==> flow/design.v <==
`timescale 1ns / 1ps
module sev_seg_decoder(
    input  [3:0] num_in,					 
    output reg [7:0] sev_seg_leds		 
    );
	 always @(num_in)
	 begin
		 case (num_in)			
			4'h0 		:	 sev_seg_leds[7:0] = 8'b10000001 ;
			4'h1 		:	 sev_seg_leds[7:0] = 8'b11110011 ;
			4'h2	 	:	 sev_seg_leds[7:0] = 8'b01001001 ;
			4'h3 		:	 sev_seg_leds[7:0] = 8'b01100001 ;
			4'h4 		:	 sev_seg_leds[7:0] = 8'b00110011;
			4'h5 		:	 sev_seg_leds[7:0] = 8'b00100101 ;
			4'h6 		:	 sev_seg_leds[7:0] = 8'b00000101 ;
			4'h7 		:	 sev_seg_leds[7:0] = 8'b11110001 ;
			4'h8 		:	 sev_seg_leds[7:0] = 8'b00000001 ;
			4'h9 		:	 sev_seg_leds[7:0] = 8'b00100001 ;
			4'hA 		:	 sev_seg_leds[7:0] = 8'b00010001 ;
			4'hB 		:	 sev_seg_leds[7:0] = 8'b00000111 ;
			4'hC 		:	 sev_seg_leds[7:0] = 8'b10001101 ;
			4'hD 		:	 sev_seg_leds[7:0] = 8'b01000011 ;
			4'hE 		:	 sev_seg_leds[7:0] = 8'b00001101 ;
			4'hF 		:	 sev_seg_leds[7:0] = 8'b00011101 ;	
		   default 	: 	 sev_seg_leds[7:0] = 8'b01111111 ;
		 endcase
	 end 
endmodule
`timescale 1ns / 1ps
module sev_seg_with_clk(
    input [3:0] num_1,					 
    input [3:0] num_2,					 
	 input [3:0] num_3,
	 input [3:0] num_4,
	 input clk,								 
	 input reset,							 
	 output [7:0] sev_seg_leds,		 
	 output [3:0] led_disable,			 
	 output reg [3:0] led_enable		 
    );
	 reg [3:0] out_bus;
	 reg [2:0] sel;
	 assign led_disable = 4'b1111;		 
	 always @ (posedge clk or posedge reset)		 
	 begin
		if (reset)								 
		begin
			sel <= 3'b000;		 				 
			led_enable <= 4'b1111;				 
		end
		else										 
		begin
			sel[2] <= sel[1] & sel[0];
			sel[1] <= sel[1]^sel[0];
			sel[0] <= ~sel[0];
			case(sel)
				3'b001: 
				begin
					led_enable <= 4'b0111;
					out_bus <= num_1;
				end
				3'b010:
				begin
					led_enable <= 4'b1011;
					out_bus <= num_2;
				end
				3'b011:
				begin
					led_enable <= 4'b1101;
					out_bus <= num_3;
				end
				3'b100:
				begin
					led_enable <= 4'b1110;
					out_bus <= num_4;
				end
				default : led_enable <= 4'bxxxx;
			endcase
		end
	 end	
	 sev_seg_decoder decoder1(.num_in(out_bus), 
									  .sev_seg_leds(sev_seg_leds));
endmodule
# Step by step through the tools: sev_seg_with_clk
# The steps from the RTL of sev_seg_with_clk to its reports follow in flow order.
# Lines are those of the file above, counted from 1.
# A cell with -- has no value.
[setup]
top_module = "sev_seg_with_clk"
clock_port = "clk"
cell_library = "sky130hd"
corner = "tt_025C_1v80"

# Word-level counts
# Counts by Yosys on the flattened word-level netlist (proc, flatten, opt, wreduce; memories kept). Print and check cells are left out. Cells with the same type and inputs are merged into one.
# Yosys's memory passes give these memory sizes; they may raise the number of words (mostly to a power of two), join words into wider ones and drop unused or constant bits.
[bits]
reg_bits = 11
romBits = 112
clocked_rd_ports_x_width = 7
mem_count = 1
input_bits = 18
output_inout_bits = 16
word_cells = 17
[mem_list]
columns = ["name", "size", "word_bits", "read_ports", "wr", "line_no", "source"]
rows = [
  ["(no name shown)", 16, 7, 1, 0, 8, "case (num_in)"],
]
[classes]
eq_ne = 4
n_mux = 3
n_logic = 4
reduce_and_logical = 2
[ops]
columns = ["cell", "count"]
rows = [
  ["4-bit parallel mux with 4-bit select", 2],
  ["3-bit by 2-bit equality test with 1-bit output (second input constant)", 2],
  ["4-bit nonzero test", 1],
  ["4-bit 2-to-1 mux", 1],
  ["3-bit by 1-bit equality test with 1-bit output (second input constant)", 1],
  ["3-bit equality test (second input constant)", 1],
  ["1-bit NOT", 2],
  ["2-bit AND reduction", 1],
  ["1-bit bitwise AND", 1],
  ["1-bit bitwise XOR", 1],
]

# Longest topological paths
# Longest topological path by Yosys (ltp), each cell counted once; first at word level (registers and memories cut), then after technology mapping (sequential cells cut; the memories' decode and read muxes count).
[logic_depth]
ltp_word = 4
abc_area = 0
ltp_mapped = 12
depth_no_buf = 11

# Synthesis result
# The flow's flattened synthesis, as Yosys stat reports it; memories are mapped. The netlist is that of the ABC_AREA named above (0 if unset); the other value can give another one.
# The area totals of this step are shown rounded.
[types]
columns = ["cell", "count", "type_area_um2"]
rows = [
  ["sky130_fd_sc_hd__dfxtp_1", 7, 140.134],
  ["sky130_fd_sc_hd__ha_1", 10, 125.12],
  ["sky130_fd_sc_hd__edfxtp_1", 4, 120.115],
  ["sky130_fd_sc_hd__dfstp_2", 4, 105.101],
  ["sky130_fd_sc_hd__mux2i_1", 8, 80.077],
  ["sky130_fd_sc_hd__dfrtp_1", 3, 75.072],
  ["sky130_fd_sc_hd__a22o_1", 6, 52.55],
  ["sky130_fd_sc_hd__buf_4", 5, 37.536],
  ["sky130_fd_sc_hd__inv_1", 10, 37.536],
  ["sky130_fd_sc_hd__nor2_1", 10, 37.536],
  ["sky130_fd_sc_hd__o31ai_1", 4, 30.029],
  ["sky130_fd_sc_hd__buf_6", 2, 22.522],
  ["sky130_fd_sc_hd__nor4_4", 1, 21.27],
  ["sky130_fd_sc_hd__o31ai_4", 1, 21.27],
  ["sky130_fd_sc_hd__and2_1", 3, 18.768],
  ["sky130_fd_sc_hd__o32ai_1", 2, 17.517],
  ["sky130_fd_sc_hd__a211oi_1", 2, 15.014],
  ["sky130_fd_sc_hd__buf_2", 3, 15.014],
]
# Other cell types: 20; their cells: 24.
[mapped]
cell_count = 109
synth_area_mm2 = 0.0011
sequential_area_mm2 = 0.00044
flip_flops = 18
buffers = 10
# By module: a second synthesis without flattening, with its own total; a netlist apart from the flattened one above.
[unflattened]
cells_unflattened = 88
area_unflattened_mm2 = 0.0009
# Rows give one instance, submodules left out.
[by_module]
columns = ["mod", "instances", "cells", "area_mm2", "seq_area_mm2"]
rows = [
  ["sev_seg_with_clk", 1, 54, 0.00062, 0.0003],
  ["sev_seg_decoder", 1, 34, 0.00029, 0],
]

# Path before layout
# Path of least setup slack by OpenSTA after synthesis, without wires, with an ideal clock, recovery checks aside; 20% of the period is set as input and as output delay. Where synthesis merged equal registers, the netlist keeps one of their names.
[synth_path]
path_type = "reg2reg"
from = "register sel[0]"
to = "register (no name shown)"
clock_period_ns = 3.4
setup_time_ns = 0.121
launch_ns = 0.000
t_arrival_ns = 2.530
t_required_ns = 3.279
slack_ns = 0.749
delay_ns = 2.651
path_stages = 11
n_path_buf = 0
period_less_setup_slack_ns = 2.651
# "delay_ns" is the arrival time less input delay plus setup time.
# "path_stages": output pins that drive a net of the path, with the launching flip-flop's if there is one; two outputs of one cell count as two.
# "period_less_setup_slack_ns" is the clock period less the worst setup slack; recovery checks do not enter. This is arithmetic on one report: input and output delays are still those of the set period (20% each).
# The rows between start and end are the longest chain of elaborated cells between them; the timing report does not say that the signal goes this way. Where chains are equally long, one stands for them.
# A line is the first line of the expression or statement that the cell stems from. Yosys adds cells for indexed reads and writes and turns some case tables into memories.
[synth_via]
path_cell_list = "sky130_fd_sc_hd__dfrtp_1 > sky130_fd_sc_hd__inv_1 > sky130_fd_sc_hd__ha_1 > sky130_fd_sc_hd__nor2b_2 > sky130_fd_sc_hd__or3_4 > sky130_fd_sc_hd__o31ai_1 > sky130_fd_sc_hd__inv_1 > sky130_fd_sc_hd__ha_1 > sky130_fd_sc_hd__inv_1 > sky130_fd_sc_hd__mux2i_1 > sky130_fd_sc_hd__mux2_2"
elab_chain_cells = 4
cells_between = 8
cone_lines = 1
classes_between = "eq/ne: 4; mux: 2; reduce/logical: 2"
[synth_rtl]
columns = ["item", "line_no", "source"]
rows = [
  ["start: declaration", 42, "reg [2:0] sel;"],
  ["start: assignment", 48, "sel <= 3'b000;"],
  ["start: assignment", 55, "sel[0] <= ~sel[0];"],
  ["3-bit equality test", 56, "case(sel)"],
  ["4-bit nonzero test", "--", ""],
  ["2-bit AND reduction", "--", ""],
  ["4-bit 2-to-1 mux", "--", ""],
]

# Worst path after layout
# From the final timing report of flow run 1: the path of least setup slack in the routed layout; clock arrival at registers is part of the times.
[layout_path]
path_type = "in2reg"
from = "input port reset"
to = "register (no name shown)"
clock_period_ns = 4.04
input_delay_ns = 0.81
setup_time_ns = 0.11
launch_ns = 0.81
t_arrival_ns = 2.97
t_required_ns = 4.18
slack_ns = 1.21
path_stages = 9
n_path_buf = 2
# The rows between start and end are the longest chain of elaborated cells between them; the timing report does not say that the signal goes this way. Where chains are equally long, one stands for them.
[layout_via]
path_cell_list = "sky130_fd_sc_hd__clkdlybuf4s50_1 > sky130_fd_sc_hd__or3_4 > sky130_fd_sc_hd__o31ai_1 > sky130_fd_sc_hd__buf_2 > sky130_fd_sc_hd__inv_1 > sky130_fd_sc_hd__ha_1 > sky130_fd_sc_hd__inv_1 > sky130_fd_sc_hd__mux2i_1 > sky130_fd_sc_hd__mux2_2"
elab_chain_cells = 3
cells_between = 3
cone_lines = 0
classes_between = "mux: 1; logic: 1; reduce/logical: 1"
[layout_rtl]
columns = ["item", "line_no", "source"]
rows = [
  ["start: declaration", 36, "input reset,"],
  ["1-bit NOT", "--", ""],
  ["2-bit AND reduction", "--", ""],
  ["4-bit 2-to-1 mux", "--", ""],
]

# Design sev_seg_with_clk on sky130hd. What follows are 2 stored runs of the flow, each under its own settings; their order means nothing. The constraints put input and output delay at 20% of the set period each and load the outputs with 0.01 pF.
# "clock_period_reached_ns" = clock period - worst setup slack. The figure is calculated, with input and output delays left at 20% of the set period.
# "worst_path_allowed_less_slack_ns": the worst setup path's part of the clock period (all of it between registers, 20% less for each end at a port) less its slack. A launch clock that arrives late makes it longer, a capture clock that arrives late makes it shorter.
# "power_mw" is the tool's figure for a default switching activity; nothing was simulated.
# The measured numbers are rounded.

[[run]]
name = "flow run 1"
[run.settings]
period_ns = 4.04
CORE_UTILIZATION = 44
CORE_ASPECT_RATIO = 1.79
GPL_TIMING_DRIVEN = 0
GPL_ROUTABILITY_DRIVEN = 1
CTS_CLUSTER_DIAMETER = 363
CAP_MARGIN = 40
MIN_ROUTING_LAYER = "met2"
MAX_ROUTING_LAYER = "met4"
CORE_MARGIN = 2
SLEW_MARGIN = 20
[run.results]
worst_path_allowed_less_slack_ns = 2.02
timing.worst_path_kind = "in2reg"
clock_period_reached_ns = 2.828
layout_utilization_pct = 63
tns_ns = 0.000
power_mw = 0.45
final_setup_ws_ns = 1.2
post_synth_area_mm2 = 0.0011
finalCellArea_mm2 = 0.0015
holdWs_ns = 0.53
design_die_area_mm2 = 0.003

[[run]]
name = "flow run 2"
[run.settings]
period_ns = 3.01
CORE_UTILIZATION = 40
SETUP_SLACK_MARGIN = 0.44
PLACE_DENSITY_LB_ADDON = 0.04
CORE_MARGIN = 4
CELL_PAD_IN_SITES_DETAIL_PLACEMENT = 1
TNS_END_PERCENT = 75
GPL_TIMING_DRIVEN = 0
CTS_CLUSTER_SIZE = 84
CAP_MARGIN = 35
SLEW_MARGIN = 35
MAX_ROUTING_LAYER = "met4"
[run.results]
power_mw = 0.57
tns_ns = 0.000
design_die_area_mm2 = 0.0037
layout_utilization_pct = 61
holdWs_ns = 0.49
post_synth_area_mm2 = 0.0011
worst_path_allowed_less_slack_ns = 1.89
timing.worst_path_kind = "in2reg"
clock_period_reached_ns = 2.488
finalCellArea_mm2 = 0.0017
final_setup_ws_ns = 0.52
