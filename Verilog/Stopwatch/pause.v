==> flow/design.v <==
`timescale 1ns / 1ps
module pause(input clk_base,
				 input reset,
				 input stop, 
				 input [nBit-1:0] limit,
				 output reg clk_out
				 );
	parameter nBit = 18;
	reg [nBit-1:0] clk_counter;
	always@(posedge clk_base, posedge reset)
	begin
		if(reset)
		begin
			clk_counter <= 1'b0;
			clk_out <= 1'b1;
		end
		else
		begin
			if(stop)
				begin
					if(clk_counter == limit)
					begin
						clk_counter <= 1'b0;
						clk_out <= ~clk_out;
					end
					else
					begin
						clk_counter <= clk_counter + 1'b1;
						clk_out <= clk_out;
					end
				end
			else
				clk_counter <= clk_counter;
		end
	end
endmodule
**Reports on pause**

Tool output for the design above, in the order of the flow.
Lines are those of the file above, counted from 1.
Operators carry their Yosys type and port widths (W data, S select, Z words).
A cell with n/a has no value.

- Top: pause
- Clock port: clk_base
- Standard-cell library: sky130hd
- Corner: tt_025C_1v80

**Word level**

Source: Yosys, flattened and elaborated, memories not mapped. Widths are those after wreduce. Registers that Yosys merges into a memory's read port (data or address) are not register bits. Print and check cells do not count. Equal cells are merged and count once.

- Bits in registers: 19
- Input port bits: 21
- Output and inout bits: 1
- Word-level cells: 7

- Add/subtract/negate cells: 1
- Equality and inequality tests: 1
- Muxes and demuxes: 1
- Bitwise logic cells: 1
- Reduce/logical cells: 1

Operators with widths:

| kind | number |
|---|---|
| $add A18 B1 Y18 const B | 1 |
| $eq A18 B18 Y1 | 1 |
| $mux W18 | 1 |
| $reduce_and A2 Y1 | 1 |
| $not A1 Y1 | 1 |

**Logic depth**

Yosys ltp: most cells in a row. Word level: on the elaborated netlist, between registers, memories and ports. Mapped: between sequential cells and ports; inverters and the memories' decode and read muxes count.

- Depth after elaboration: 2
- ABC_AREA: 0
- Gate-level depth with buffers: 7
- Depth with buffers taken out: 6

**Netlist**

The flow's flattened synthesis, as Yosys stat reports it; memories are mapped. The netlist is that of the ABC_AREA named above (0 if unset); the other value can give another one.

Cells by type:

| type | number | total area (um2) |
|---|---|---|
| sky130_fd_sc_hd__dfrtp_1 | 18 | 450.432 |
| sky130_fd_sc_hd__xor2_1 | 24 | 210.202 |
| sky130_fd_sc_hd__xnor2_1 | 12 | 105.101 |
| sky130_fd_sc_hd__nor2_1 | 20 | 75.072 |
| sky130_fd_sc_hd__nand3_1 | 10 | 50.048 |
| sky130_fd_sc_hd__nand4_1 | 5 | 31.28 |
| sky130_fd_sc_hd__dfstp_2 | 1 | 26.275 |
| sky130_fd_sc_hd__and3_1 | 4 | 25.024 |
| sky130_fd_sc_hd__nor4_2 | 2 | 25.024 |
| sky130_fd_sc_hd__buf_6 | 2 | 22.522 |
| sky130_fd_sc_hd__nor3_4 | 1 | 16.266 |
| sky130_fd_sc_hd__nand2_1 | 4 | 15.014 |
| sky130_fd_sc_hd__ha_1 | 1 | 12.512 |
| sky130_fd_sc_hd__nor3b_2 | 1 | 12.512 |
| sky130_fd_sc_hd__mux2i_1 | 1 | 10.01 |
| sky130_fd_sc_hd__nor3_1 | 2 | 10.01 |
| sky130_fd_sc_hd__inv_1 | 2 | 7.507 |
| sky130_fd_sc_hd__nor4_1 | 1 | 6.256 |

- Cells in the netlist: 111
- Cell area after synthesis: 1111.1 um2
- Sequential part of the area: 476.7 um2
- Mapped flip-flops: 19
- Buffer cells: 2

**Timing after synthesis**

Path of least setup slack by OpenSTA after synthesis, without wires, with an ideal clock, recovery checks aside; 20% of the period is set as input and as output delay. Where synthesis merged equal registers, the netlist keeps one of their names.

- Path kind: reg2reg
- Start: reg clk_counter[3]
- End: reg clk_counter[5]
- Clock period: 2350 ps
- Setup time: 119 ps
- Time at the first pin: 0 ps
- Data arrival time: 1527 ps
- Data required time: 2231 ps
- Setup slack: 704 ps
- Path delay: 1646 ps
- Stages on the path: 8
- Path buffers: 2
- Synthesis period reached: 1646 ps

"path delay" is the arrival time less input delay plus setup time.
"stages on the path": output pins that drive a net of the path, with the launching flip-flop's if there is one; two outputs of one cell count as two.
"synthesis period reached" = period - worst setup slack (recovery checks aside). The figure is calculated, with input and output delays left at 20% of the set period.
Between the ends stands the longest chain of elaborated cells between them, by number of cells; it is not shown to be the way that was timed. Of several equally long chains one is given.
Each line given opens the expression or statement behind the cell; cells for indexed reads and writes are added by Yosys, which also makes memories of some case tables.
At most two assigning lines are given for a register; there are more.

- Cell sequence: sky130_fd_sc_hd__dfrtp_1 -> sky130_fd_sc_hd__buf_6 -> sky130_fd_sc_hd__xor2_1 -> sky130_fd_sc_hd__nor4_2 -> sky130_fd_sc_hd__nand3_1 -> sky130_fd_sc_hd__nor3_4 -> sky130_fd_sc_hd__buf_6 -> sky130_fd_sc_hd__nor2_1
- Length of the longest elaborated chain: 2
- Elaborated cells between the ends (all ways): 3
- RTL lines with such cells: 2
- Those cells by class: add/sub (1); eq/ne (1); mux (1)

Ends and longest elaborated chain, post-synthesis:

| what | line | source |
|---|---|---|
| start, declared | 9 | `reg [nBit-1:0] clk_counter;` |
| start, assigned | 28 | `clk_counter <= clk_counter + 1'b1;` |
| start, assigned | 33 | `clk_counter <= clk_counter;` |
| $add A18 B1 Y18 | 28 |  |
| $mux W18 | 21 | `if(clk_counter == limit)` |
| end, assigned | 28 |  |
| end, assigned | 33 |  |
| end, declared | 9 |  |

**Timing after layout**

From the final timing report of stored run 1: the path of least setup slack in the routed layout; clock arrival at registers is part of the times.
The report prints the path's times to 10 ps; the period is as set.

- Path kind: in2reg
- Start: in limit[17]
- End: reg clk_counter[4]
- Clock period: 1880 ps
- External input delay: 380 ps
- Setup time: 100 ps
- Time at the first pin: 380 ps
- Data arrival time: 1910 ps
- Data required time: 2070 ps
- Setup slack: 160 ps
- Stages on the path: 8
- Path buffers: 3

Between the ends stands the longest chain of elaborated cells between them, by number of cells; it is not shown to be the way that was timed. Of several equally long chains one is given.
At most two assigning lines are given for a register; there are more.

- Cell sequence: sky130_fd_sc_hd__clkdlybuf4s50_1 -> sky130_fd_sc_hd__xor2_1 -> sky130_fd_sc_hd__nor3_1 -> sky130_fd_sc_hd__nand3_1 -> sky130_fd_sc_hd__nor3_4 -> sky130_fd_sc_hd__buf_4 -> sky130_fd_sc_hd__buf_6 -> sky130_fd_sc_hd__nor2_2
- Length of the longest elaborated chain: 2
- Elaborated cells between the ends (all ways): 2
- RTL lines with such cells: 1
- Those cells by class: eq/ne (1); mux (1)

Ends and longest elaborated chain, post-layout:

| what | line | source |
|---|---|---|
| start, declared | 5 | `input [nBit-1:0] limit,` |
| $eq A18 B18 Y1 | 21 | `if(clk_counter == limit)` |
| $mux W18 | 21 |  |
| end, assigned | 28 | `clk_counter <= clk_counter + 1'b1;` |
| end, assigned | 33 | `clk_counter <= clk_counter;` |
| end, declared | 9 | `reg [nBit-1:0] clk_counter;` |

## Implementation results

Top module pause; platform sky130hd; tools Yosys and OpenROAD; 2 stored runs in no particular order. Input and output delays are each 20% of the period that was set; the output load is 0.01 pF.
"clock period achieved" means the clock period less the worst setup slack. The figure is calculated, with input and output delays left at 20% of the set period.
"allowed time less slack (worst setup path)" is the time allowed to the run's worst setup path (the clock period less input and output delay, where it has them) less its slack. Clock arrival times count: a late capture clock shortens it, a late launch clock lengthens it.
"total power of the final layout" is the tool's figure for a default switching activity; nothing was simulated.
"allowed time less slack (worst setup path)" is known to 10 ps.

### Stored run 1

Settings: `period_ns=1.88`, `SETUP_SLACK_MARGIN=0.13`, `CAP_MARGIN=20`, `CORE_MARGIN=2`, `CORE_UTILIZATION=40`, `SLEW_MARGIN=20`

- Die size: 3215.5 um2
- Clock period achieved: 1719 ps
- Yosys chip area after synthesis: 1111.1 um2
- Utilization of the finished layout: 0.572
- Allowed time less slack (worst setup path): 1340 ps
- Worst path kind: in2reg
- Setup slack of the worst path: 161 ps
- Std-cell area (final layout): 1536.5 um2
- Setup TNS: 0 ps
- Total power of the final layout: 1149 uW

### Stored run 2

Settings: `period_ns=2.59`, `CORE_UTILIZATION=63`, `PLACE_DENSITY=0.5`, `CORE_ASPECT_RATIO=0.62`, `TNS_END_PERCENT=90`, `CTS_CLUSTER_SIZE=73`, `CTS_CLUSTER_DIAMETER=202`, `MIN_ROUTING_LAYER=met1`, `MAX_ROUTING_LAYER=met4`, `CAP_MARGIN=20`, `CORE_MARGIN=2`, `SLEW_MARGIN=20`

- Die size: 2125.1 um2
- Clock period achieved: 2021 ps
- Yosys chip area after synthesis: 1111.1 um2
- Utilization of the finished layout: 0.862
- Allowed time less slack (worst setup path): 1500 ps
- Worst path kind: in2reg
- Setup slack of the worst path: 569 ps
- Std-cell area (final layout): 1363.8 um2
- Setup TNS: 0 ps
- Total power of the final layout: 793 uW
